==> flow/design.v <==
`timescale 1ns / 1ps
module seg_disp(
	input wire segclk,
	input wire sltclk,
	input wire [4:0] contro,
	input wire [3:0] num3_disp,
	input wire [3:0] num2_disp,
	input wire [3:0] num1_disp,
	input wire [3:0] num0_disp,
	output wire [6:0] seg_wire,  
	output wire [3:0] an_wire,  
	output wire dp_wire  
    );
reg [1:0] select = 2'b00;
reg [3:0] digit;
reg [6:0] seg;  
reg [3:0] an;  
reg dp;  
initial begin
	dp = 1'b1;
end
always@(posedge segclk) begin
	an = 4'b1111;
	an[select] = 0;
	if(contro[2] && sltclk) begin
		an[contro[1:0]] = 1;
	end
	dp = 1'b1;
	if(select==2'b00 & contro[4:3]==2'b00) begin
		dp = 1'b0;
	end
	else if(select==2'b01 & contro[4:3]==2'b01) begin
		dp = 1'b0;
	end
	case(select)
		2'b11:digit <= num0_disp[3:0];
		2'b00:digit <= num1_disp[3:0];
		2'b01:digit <= num2_disp[3:0];
		2'b10:digit <= num3_disp[3:0];
	endcase
	case(digit)
		'h0:seg = 7'b0000001;  
		'h1:seg = 7'b1001111;  
		'h2:seg = 7'b0010010;  
		'h3:seg = 7'b0000110;  
		'h4:seg = 7'b1001100;  
		'h5:seg = 7'b0100100;  
		'h6:seg = 7'b0100000;  
		'h7:seg = 7'b0001111;  
		'h8:seg = 7'b0000000;  
		'h9:seg = 7'b0000100;  
		'hA:seg = 7'b0001000;  
		'hB:seg = 7'b1100000;  
		'hC:seg = 7'b0110001;  
		'hD:seg = 7'b1000010;  
		'hE:seg = 7'b0110000;  
		'hF:seg = 7'b0111000;  
	endcase
	select <= select + 1;
end
assign seg_wire = seg;  
assign an_wire = an;  
assign dp_wire = dp;  
endmodule
# Step by step through the tools: seg_disp
# What the tools print for seg_disp, step after step.
# Lines are those of the file above, counted from 1.
# Not given: n/a
# setup
design,seg_disp
clk_port,segclk
cell_library,sky130hd
lib_corner,tt_025C_1v80

# Word-level counts
# Counts by Yosys on the flattened word-level netlist (proc, flatten, opt, wreduce; memories kept). Register bits leave out memories and registers merged into their read ports (data or address); mux counts leave out enables and synchronous resets folded into registers. Print and check cells are left out. Cells with the same type and inputs are merged into one.
# Memory sizes are those after Yosys's memory passes, which may raise the word count (mostly to a power of two), join words into wider ones and drop unused or constant bits.
# bits
n_memories,1
clocked_rd_ports_x_width,7
romBits,112
wordCells,28
inputBits,23
register_bits,11
output_inout_bits,12
# op_classes
logic,7
n_shift,3
muxes,3
n_addsub,3
n_eq,4
reduce_logical,3
# memory_table
name,size,word_bits,read_ports,write_ports,line,source
(no name shown),16,7,1,0,41,case(digit)
# ops
operator,n
4-bit case mux with 4-bit select,1
1-bit by 3-bit variable shift with 4-bit output (first input constant),3
4-bit OR,2
4-bit inverter,2
2-bit negation with 3-bit output,2
2-bit by 1-bit == test with 1-bit output (second input constant),2
2-bit == test (second input constant),2
2-bit logical NOT,2
4-bit bitwise AND,1
4-bit 2-to-1 mux,1
1-bit bitwise AND,2
2-bit by 1-bit adder with 2-bit output (second input constant),1
1-bit logical AND,1
1-bit 2-to-1 mux,1

# Longest topological paths
# Depth = most cells in a row (Yosys ltp): at word level without a register or memory, in the mapped netlist without a sequential cell, where the memories' decode and read muxes count.
# logic_depth
depth_word,7
ABC_AREA,1
mapped_depth,6

# Mapped cells and area
# The flow's flattened synthesis, as Yosys stat reports it; memories are mapped. The netlist is that of the ABC_AREA named above (0 if unset); the other value can give another one.
# The area totals of this step are shown rounded.
# synth_totals
yosys_area_um2,890
n_buf,1
seqArea_um2,360
flip_flops,18
mapped_cells,124
# types
cell_type,n
sky130_fd_sc_hd__dfxtp_1,18
sky130_fd_sc_hd__nand2_1,47
sky130_fd_sc_hd__ha_1,12
sky130_fd_sc_hd__nor2_1,21
sky130_fd_sc_hd__inv_1,10
sky130_fd_sc_hd__o21ai_0,6
sky130_fd_sc_hd__nand3_1,5
sky130_fd_sc_hd__buf_6,1
sky130_fd_sc_hd__a21oi_1,2
sky130_fd_sc_hd__nand2_2,1
sky130_fd_sc_hd__inv_2,1

# Path before layout
# OpenSTA on the mapped netlist: ideal clock, no wires. The path of least setup slack (recovery checks aside). Input and output delay are each 20% of the period. Register names are those of the netlist, which keeps one name where synthesis merged equal registers.
# synth_timing
path_kind,flip-flop to flip-flop
startpoint,register digit[0]
endpoint,register seg[3]
clock_period_ns,1.88
n_path_buf,0
delay_ns,1.038
setup_slack_ns,0.841
t_arrival_ns,0.926
driving_pins,6
launch_ns,0.000
synth_period_reached_ns,1.039
# "delay_ns" is the arrival time less input delay plus setup time.
# "driving_pins": output pins that drive a net of the path, with the launching flip-flop's if there is one; two outputs of one cell count as two.
# "synth_period_reached_ns" is the clock period less the worst setup slack; recovery checks do not enter. This is arithmetic on one report: input and output delays are still those of the set period (20% each).
# A register here has more assigning lines than the two given.
# synth_via
cell_sequence,sky130_fd_sc_hd__dfxtp_1 sky130_fd_sc_hd__inv_1 sky130_fd_sc_hd__ha_1 sky130_fd_sc_hd__nand2_1 sky130_fd_sc_hd__nand3_1 sky130_fd_sc_hd__nand2_1
# synth_lines
element,line,source
"start, declared",15,reg [3:0] digit;
"start, assigned",36,2'b11:digit <= num0_disp[3:0];
"start, assigned",37,2'b00:digit <= num1_disp[3:0];
"end, assigned",42,'h0:seg = 7'b0000001;
"end, assigned",43,'h1:seg = 7'b1001111;
"end, declared",16,reg [6:0] seg;
# No chain of elaborated cells between the ends is given.

# Worst path after layout
# Path of least setup slack in the final report of flow run A (OpenROAD, finished layout, wires in). Where an end is a register, its clock arrival counts in the times.
# layout_timing
path_kind,flip-flop to output port
startpoint,register an[1]
endpoint,output port an_wire[1]
launch_ns,0.25
clock_period_ns,2.16
t_arrival_ns,1.09
driving_pins,2
setup_slack_ns,0.63
n_path_buf,1
# Lines with a computed index may be missing from the assigning lines.
# layout_via
cell_sequence,sky130_fd_sc_hd__dfxtp_1 sky130_fd_sc_hd__clkdlybuf4s50_1
elab_chain_len,0
cells_between,0
cone_lines,0
# layout_lines
element,line,source
"start, declared",17,reg [3:0] an;
"start, assigned",23,an = 4'b1111;
"start, assigned",24,an[select] = 0;
"end, declared",11,"output wire [3:0] an_wire,"

# Settings and measured results of 2 stored flow runs for module seg_disp (sky130hd), not sorted in any way. The constraints put input and output delay at 20% of the set period each and load the outputs with 0.01 pF.
# "worst_path_allowed_less_slack_ns" = time allowed to the worst setup path (clock period - input delay - output delay, where it has them) - its slack; a late launch clock adds to it, a late capture clock takes from it.
# Measured values are rounded.
# Settings: n/a = not set for that run.
run name,period_ns,CORE_UTILIZATION,SETUP_SLACK_MARGIN,PLACE_DENSITY_LB_ADDON,HOLD_SLACK_MARGIN,CORE_ASPECT_RATIO,ABC_AREA,GPL_ROUTABILITY_DRIVEN,CTS_CLUSTER_DIAMETER,CAP_MARGIN,CORE_MARGIN,SLEW_MARGIN,CELL_PAD_IN_SITES_DETAIL_PLACEMENT,GPL_TIMING_DRIVEN,synthesis_area_um2,fin_ws_ns,final_util_pct,cell_area_final_um2,worst_path_allowed_less_slack_ns,critical_path_kind,fin_hold_ws_ns,design.die.area_um2
flow run A,2.16,26,0.57,0.24,-0.06,0.69,1,0,297,30,2,20,n/a,n/a,890,0.634,41.2,1330,1.09,flip-flop to output port,0.474,3910
flow run B,1.81,37,n/a,0.22,0.24,n/a,1,0,171,35,2,20,0,1,890,0.311,57.8,1290,1.14,flip-flop to output port,0.484,2810
